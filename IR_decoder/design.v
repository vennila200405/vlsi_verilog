==> flow/design.v <==
module ir_decoder (
    input wire clk,
    input wire reset,
    input wire ir_signal,
    output reg [31:0] data_out,
    output reg data_valid
);
    reg [31:0] shift_reg;
    reg [5:0] bit_count;
    reg [19:0] timer;
    reg state;
    localparam IDLE  = 1'b0;
    localparam RECV  = 1'b1;
    always @(posedge clk or posedge reset) begin
        if (reset) begin
            state      <= IDLE;
            bit_count  <= 0;
            shift_reg  <= 0;
            data_out   <= 0;
            data_valid <= 0;
            timer      <= 0;
        end else begin
            timer <= timer + 1;
            case (state)
                IDLE: begin
                    data_valid <= 0;
                    if (ir_signal == 0) begin  
                        timer <= 0;
                        state <= RECV;
                        bit_count <= 0;
                    end
                end
                RECV: begin
                    if (timer == 1000) begin  
                        shift_reg <= {shift_reg[30:0], ir_signal};
                        bit_count <= bit_count + 1;
                        timer <= 0;
                        if (bit_count == 31) begin
                            data_out <= {shift_reg[30:0], ir_signal};
                            data_valid <= 1;
                            state <= IDLE;
                        end
                    end
                end
            endcase
        end
    end
endmodule
# Step by step through the tools: ir_decoder
# Tool output for the design above, in the order of the flow.
# Lines are those of the file above, counted from 1.
# Cell names lack the library's common part.
setup:
  top_module: "ir_decoder"
  clock_port: "clk"
  lib: "sky130hd"
  lib_corner: "tt_025C_1v80"

# After elaboration
# Counts by Yosys on the flattened word-level netlist (proc, flatten, opt, wreduce; memories kept). Register bits leave out memories and registers merged into their read ports (data or address). Print and check cells are left out. Cells with the same type and inputs are merged into one.
bits:
  reg_bits: 91
  word_cells: 31
  out_inout_bits: 33
  ramBits: 0
  clocked_rd_ports_x_width: 0
  memories: 0
  latchBits: 0
  inputBits: 3
  mem_bits_ro: 0
classes:
  mux: 13
  div: 0
  shift: 0
  logic: 1
  reduce_and_logical: 4
  n_mul: 0
  n_eq: 5
  addsub: 2
  cmp: 0
op_table:
  columns: ["operator", "count"]
  rows:
  - ["case mux 20 bit (select 2 bit)", 1]
  - ["two-way mux 20 bit", 2]
  - ["adder 20 x 1 -> 20 bit with constant B", 1]
  - ["equality test 20 x 10 -> 1 bit with constant B", 1]
  - ["case mux 6 bit (select 2 bit)", 1]
  - ["two-way mux 6 bit", 2]
  - ["AND reduction 2 bit", 3]
  - ["adder 6 x 1 -> 6 bit with constant B", 1]
  - ["equality test 6 x 5 -> 1 bit with constant B", 1]
  - ["two-way mux 1 bit", 5]
  - ["inequality test 2 x 1 -> 1 bit with constant B", 2]
  - ["case mux 1 bit (select 2 bit)", 2]
  - ["AND reduction 3 bit", 1]
  - ["inequality test 2 bit with constant B", 1]
  - ["inverter 1 bit", 1]

# Longest topological paths
# Longest topological path by Yosys (ltp), each cell counted once; first at word level (registers and memories cut), then after technology mapping (sequential cells cut; the memories' decode and read muxes count).
depth:
  word_depth: 4
  ABC_AREA: 0
  mapped_depth: 9

# After synthesis
# The flow's flattened synthesis, as Yosys stat reports it; memories are mapped. The netlist is that of the ABC_AREA named above (0 if unset); the other value can give another one.
by_type:
  columns: ["type", "count", "type_area_um2"]
  rows:
  - ["dfrtp_1", 91, 2.28E+03]
  - ["mux2_2", 36, 405.389]
  - ["mux2_4", 27, 405.389]
  - ["xnor2_1", 10, 87.584]
  - ["nor2_1", 17, 63.811]
  - ["inv_1", 13, 48.797]
  - ["buf_6", 4, 45.043]
  - ["nand3_1", 9, 45.043]
  - ["xor2_1", 5, 43.792]
  - ["buf_12", 2, 40.038]
  - ["ha_1", 3, 37.536]
  - ["nand4_1", 6, 37.536]
  - ["nor4_1", 6, 37.536]
  - ["or3_1", 5, 31.28]
  - ["a21oi_1", 6, 30.029]
  - ["nand2_1", 7, 26.275]
  - ["or4_1", 3, 22.522]
  - ["a31o_2", 2, 17.517]
# Other cell types: 22; their cells: 30.
mapped:
  seq_area_um2: 2277.2
  cells: 282
  ffs: 91
  n_buf: 11
  area_um2: 3927.5

# Path before layout
# Source: OpenSTA report_checks on the synthesized netlist (no wires, ideal clock, input and output delay 20% of the period each), path of least setup slack; recovery checks are left aside. Register names are those of the netlist, which keeps one name where synthesis merged equal registers.
synth_timing:
  path_kind: "flip-flop to flip-flop"
  from: "register timer[0]"
  to: "register data_out[0]"
  period_ns: 2.42
  slack_ns: 0.136
  delay_ns: 2.284
  path_buffers: 2
  arrival_ns: 2.159
  path_stages: 9
  t_required_ns: 2.295
  period_less_setup_slack_ns: 2.284
# "delay_ns" is the arrival time less input delay plus setup time.
# "path_stages": output pins that drive a net of the path, with the launching flip-flop's if there is one; two outputs of one cell count as two.
# "period_less_setup_slack_ns" = period - worst setup slack (recovery checks aside). The figure is calculated, with input and output delays left at 20% of the set period.
# The rows between start and end are the longest chain of elaborated cells between them; the timing report does not say that the signal goes this way. Where chains are equally long, one stands for them.
# A line is the first line of the expression or statement that the cell stems from. Yosys adds cells for indexed reads and writes and turns some case tables into memories.
# A register here has more assigning lines than the two given.
synth_between:
  cell_sequence: "dfrtp_1 inv_1 ha_1 nand4bb_1 or4_1 buf_2 nor3_4 buf_6 mux2_2"
  elab_chain_cells: 2
synth_lines:
  columns: ["item", "line_no", "text"]
  rows:
  - ["from (decl)", 10, "reg [19:0] timer;"]
  - ["from (assign)", 21, "timer      <= 0;"]
  - ["from (assign)", 23, "timer <= timer + 1;"]
  - ["equality test 20 x 10 -> 1 bit", 34, "if (timer == 1000) begin"]
  - ["AND reduction 3 bit", null, null]
  - ["to (assign)", 19, "data_out   <= 0;"]
  - ["to (assign)", 39, "data_out <= {shift_reg[30:0], ir_signal};"]
  - ["to (decl)", 5, "output reg [31:0] data_out,"]

# Timing after layout
# Path of least setup slack in the final report of entry A (OpenROAD, finished layout, wires in). Where an end is a register, its clock arrival counts in the times.
layout_timing:
  path_kind: "flip-flop to flip-flop"
  from: "register timer[0]"
  to: "register shift_reg[13]"
  path_stages: 8
  slack_ns: 1.20
  period_ns: 3.69
  arrival_ns: 2.71
  path_buffers: 1
  t_required_ns: 3.91
# The rows between start and end are the longest chain of elaborated cells between them; the timing report does not say that the signal goes this way. Where chains are equally long, one stands for them.
# A register here has more assigning lines than the two given.
layout_between:
  cell_sequence: "dfrtp_1 inv_1 ha_1 nand4bb_1 or4_1 or2_4 buf_16 mux2_4"
  elab_chain_cells: 2
layout_lines:
  columns: ["item", "line_no", "text"]
  rows:
  - ["from (decl)", 10, "reg [19:0] timer;"]
  - ["from (assign)", 21, "timer      <= 0;"]
  - ["from (assign)", 23, "timer <= timer + 1;"]
  - ["equality test 20 x 10 -> 1 bit", 34, "if (timer == 1000) begin"]
  - ["AND reduction 2 bit", null, null]
  - ["to (assign)", 18, "shift_reg  <= 0;"]
  - ["to (assign)", 35, "shift_reg <= {shift_reg[30:0], ir_signal};"]

# Top module ir_decoder; platform sky130hd; tools Yosys and OpenROAD; 2 stored runs in no particular order. Input and output delays are each 20% of the period that was set; the output load is 0.01 pF.
# By "achievedPeriod_ns" is meant the clock period of the run minus its worst setup slack. This is arithmetic on one report: input and output delays are still those of the set period (20% each).
# "worst_path_ns": the worst setup path's part of the clock period (all of it between registers, 20% less for each end at a port) less its slack. A launch clock that arrives late makes it longer, a capture clock that arrives late makes it shorter.
# By "total_power_uw" is meant OpenSTA's value without simulated activity: inputs other than the clock are taken to toggle once in ten clock periods, and the tool carries that through the logic.
runs:
  - name: "entry A"
    settings:
      period_ns: 3.69
      CORE_UTILIZATION: 15
      SETUP_SLACK_MARGIN: 1.03
      PLACE_DENSITY_LB_ADDON: 0.19
      TNS_END_PERCENT: 95
      CTS_CLUSTER_SIZE: 24
      CAP_MARGIN: 30
      CORE_MARGIN: 2
      SLEW_MARGIN: 20
    results:
      synth_area_um2: 3927.5
      final_die_area_um2: 27493.0
      final_cell_area_um2: 4952.2
      finish.utilization_frac: 0.191
      ws_setup_ns: 1.201
      total_power_uw: 1892
      achievedPeriod_ns: 2.489
      worst_path_ns: 2.49
      critical_path_kind: "flip-flop to flip-flop"
  - name: "entry B"
    settings:
      period_ns: 2.2
      CORE_UTILIZATION: 29
      PLACE_DENSITY_LB_ADDON: 0.22
      CORE_ASPECT_RATIO: 1.09
      CORE_MARGIN: 4
      CELL_PAD_IN_SITES_DETAIL_PLACEMENT: 2
      TNS_END_PERCENT: 70
      CTS_CLUSTER_SIZE: 47
      CTS_CLUSTER_DIAMETER: 115
      CAP_MARGIN: 20
      SLEW_MARGIN: 20
    results:
      synth_area_um2: 3927.5
      final_die_area_um2: 15470.7
      final_cell_area_um2: 5283.8
      finish.utilization_frac: 0.397
      ws_setup_ns: -0.165
      total_power_uw: 3189
      achievedPeriod_ns: 2.365
      worst_path_ns: 2.36
      critical_path_kind: "flip-flop to flip-flop"
