==> flow/design.v <==
module spi_flash_slave (
    input wire cs,
    input wire sclk,
    input wire mosi,
    output reg miso
);
    reg [7:0] memory [0:255];  
    reg [3:0] bit_cnt;
    reg [7:0] addr;
    reg [7:0] out_data;
    reg [1:0] state;
    localparam IDLE = 2'd0,
               GET_CMD = 2'd1,
               GET_ADDR = 2'd2,
               SEND_DATA = 2'd3;
    initial begin
        memory[8'h0A] = 8'hDE;
        memory[8'h0B] = 8'hAD;
        memory[8'h0C] = 8'hBE;
        memory[8'h0D] = 8'hEF;
    end
    always @(negedge sclk or posedge cs) begin
        if (cs) begin
            state <= IDLE;
            bit_cnt <= 0;
        end else begin
            case (state)
                IDLE: begin
                    bit_cnt <= 7;
                    state <= GET_CMD;
                end
                GET_CMD: begin
                    if (bit_cnt == 0)
                        state <= GET_ADDR;
                    else
                        bit_cnt <= bit_cnt - 1;
                end
                GET_ADDR: begin
                    addr[bit_cnt] <= mosi;
                    if (bit_cnt == 0) begin
                        out_data <= memory[addr];
                        bit_cnt <= 7;
                        state <= SEND_DATA;
                    end else
                        bit_cnt <= bit_cnt - 1;
                end
                SEND_DATA: begin
                    miso <= out_data[bit_cnt];
                    if (bit_cnt == 0)
                        state <= IDLE;
                    else
                        bit_cnt <= bit_cnt - 1;
                end
            endcase
        end
    end
endmodule
[Tool chain data of spi_flash_slave]
Tool output for the design above, in the order of the flow.
Line numbers count from 1 in the design file above.
Operators carry their Yosys type and port widths (W data, S select, Z words).
Cell names lack the library's common part.
Not given: n/a
Inputs
  design top: spi_flash_slave
  clock input: sclk
  standard-cell library: sky130hd
  library corner: tt_025C_1v80

[Word level]
Counts by Yosys on the flattened word-level netlist (proc, flatten, opt, wreduce; memories kept). Register bits leave out memories and registers merged into their read ports (data or address). Print and check cells are left out. Cells with the same type and inputs are merged into one.
Memory sizes are those after Yosys's memory passes, which may raise the word count (mostly to a power of two), join words into wider ones and drop unused or constant bits.
Cells by class
  reductions and logical operators: 10
  shift-type cells: 3
  equality and inequality tests: 7
  add/subtract/negate cells: 2
  bitwise logic cells: 5
  multiplexer cells: 8
Operator list (count)
  $pmux W4 S3: 1
  $shift A1 B5 Y8: 1
  $shift A1 B5 Y8 const A: 1
  $ne A2 B2 Y1 const B: 4
  $shiftx A8 B4 Y1: 1
  $and A8 B8 Y8: 1
  $or A8 B8 Y8: 1
  $not A8 Y8: 1
  $pmux W2 S4: 1
  $mux W8: 1
  $mux W4: 2
  $reduce_and A2 Y1: 3
  $mux W2: 3
  $neg A4 Y5: 1
  $eq A2 B2 Y1 const B: 2
  $sub A4 B1 Y4 const B: 1
  $logic_not A4 Y1: 1
  $reduce_and A4 Y1: 1
  $reduce_bool A4 Y1: 1
  $reduce_and A3 Y1: 1
  $reduce_or A3 Y1: 1
  $not A1 Y1: 2
  $eq A2 B1 Y1 const B: 1
  $logic_not A2 Y1: 1
  $reduce_or A2 Y1: 1
Bit counts
  register bits after elaboration: 23
  word width x clocked read ports: 5
  memories kept: 1
  bits in read-only memories: 1280
  output and inout bits: 1
  input bits: 3
Memory list
  memory: depth 256, width 5, read ports 1, write ports 0, RTL line 7  | reg [7:0] memory [0:255];

[Logic depth]
Longest topological path by Yosys (ltp), each cell counted once; first at word level (registers and memories cut), then after technology mapping (sequential cells cut; the memories' decode and read muxes count).
Logic depth
  depth in word-level cells: 6
  ABC_AREA: 0
  gate-level depth with buffers: 7
  gate-level depth less buffers: 6

[Synthesis result]
Yosys stat after the flow's synthesis: flattened, memories mapped to cells. It holds for the ABC_AREA given above (unset counts as 0); a run with the other value may have another netlist.
The area totals of this step are shown rounded.
Mapped netlist
  buffers: 3
  mapped area: 0.0008608 mm2
  flip-flop cells: 16
  cell count: 81
Cell types (count)
  edfxtp_1: 8
  dfrtn_1: 7
  nand2_1: 10
  inv_1: 8
  dfstp_2: 1
  ha_1: 2
  buf_6: 2
  a21oi_1: 4
  mux2i_1: 2
  nor2_1: 5
  nor3b_4: 1
  xnor2_1: 2
  o21ai_0: 3
  o31ai_1: 2
  a21boi_2: 1
  mux2_1: 1
  or3b_4: 1
  and3b_2: 1
Not listed: further types 18, cells in them 20.

Add stored flow runs of spi_flash_slave

Module spi_flash_slave, platform sky130hd: 2 stored runs of the flow (Yosys, OpenROAD) with differing settings, in no particular order. Input and output delays are each 20% of the period that was set; the output load is 0.01 pF.
The results are shown rounded.
[flow run 1] settings: period_ns=3.78, CORE_UTILIZATION=59, SETUP_SLACK_MARGIN=0.87, CORE_MARGIN=7, TNS_END_PERCENT=40, CTS_CLUSTER_SIZE=14, CAP_MARGIN=15, SLEW_MARGIN=25
[flow run 1] result: chip area after synthesis (Yosys) 0.0008608 mm2, die area 0.002724 mm2, standard-cell area of the final layout 0.0009847 mm2, utilization 73.8 %, worst setup slack after layout 0.286 ns
[flow run 2] settings: period_ns=3.1, CORE_UTILIZATION=39, CAP_MARGIN=20, CORE_MARGIN=2, SLEW_MARGIN=20
[flow run 2] result: chip area after synthesis (Yosys) 0.0008608 mm2, die area 0.002599 mm2, standard-cell area of the final layout 0.0009834 mm2, utilization 45.8 %, worst setup slack after layout 0.104 ns
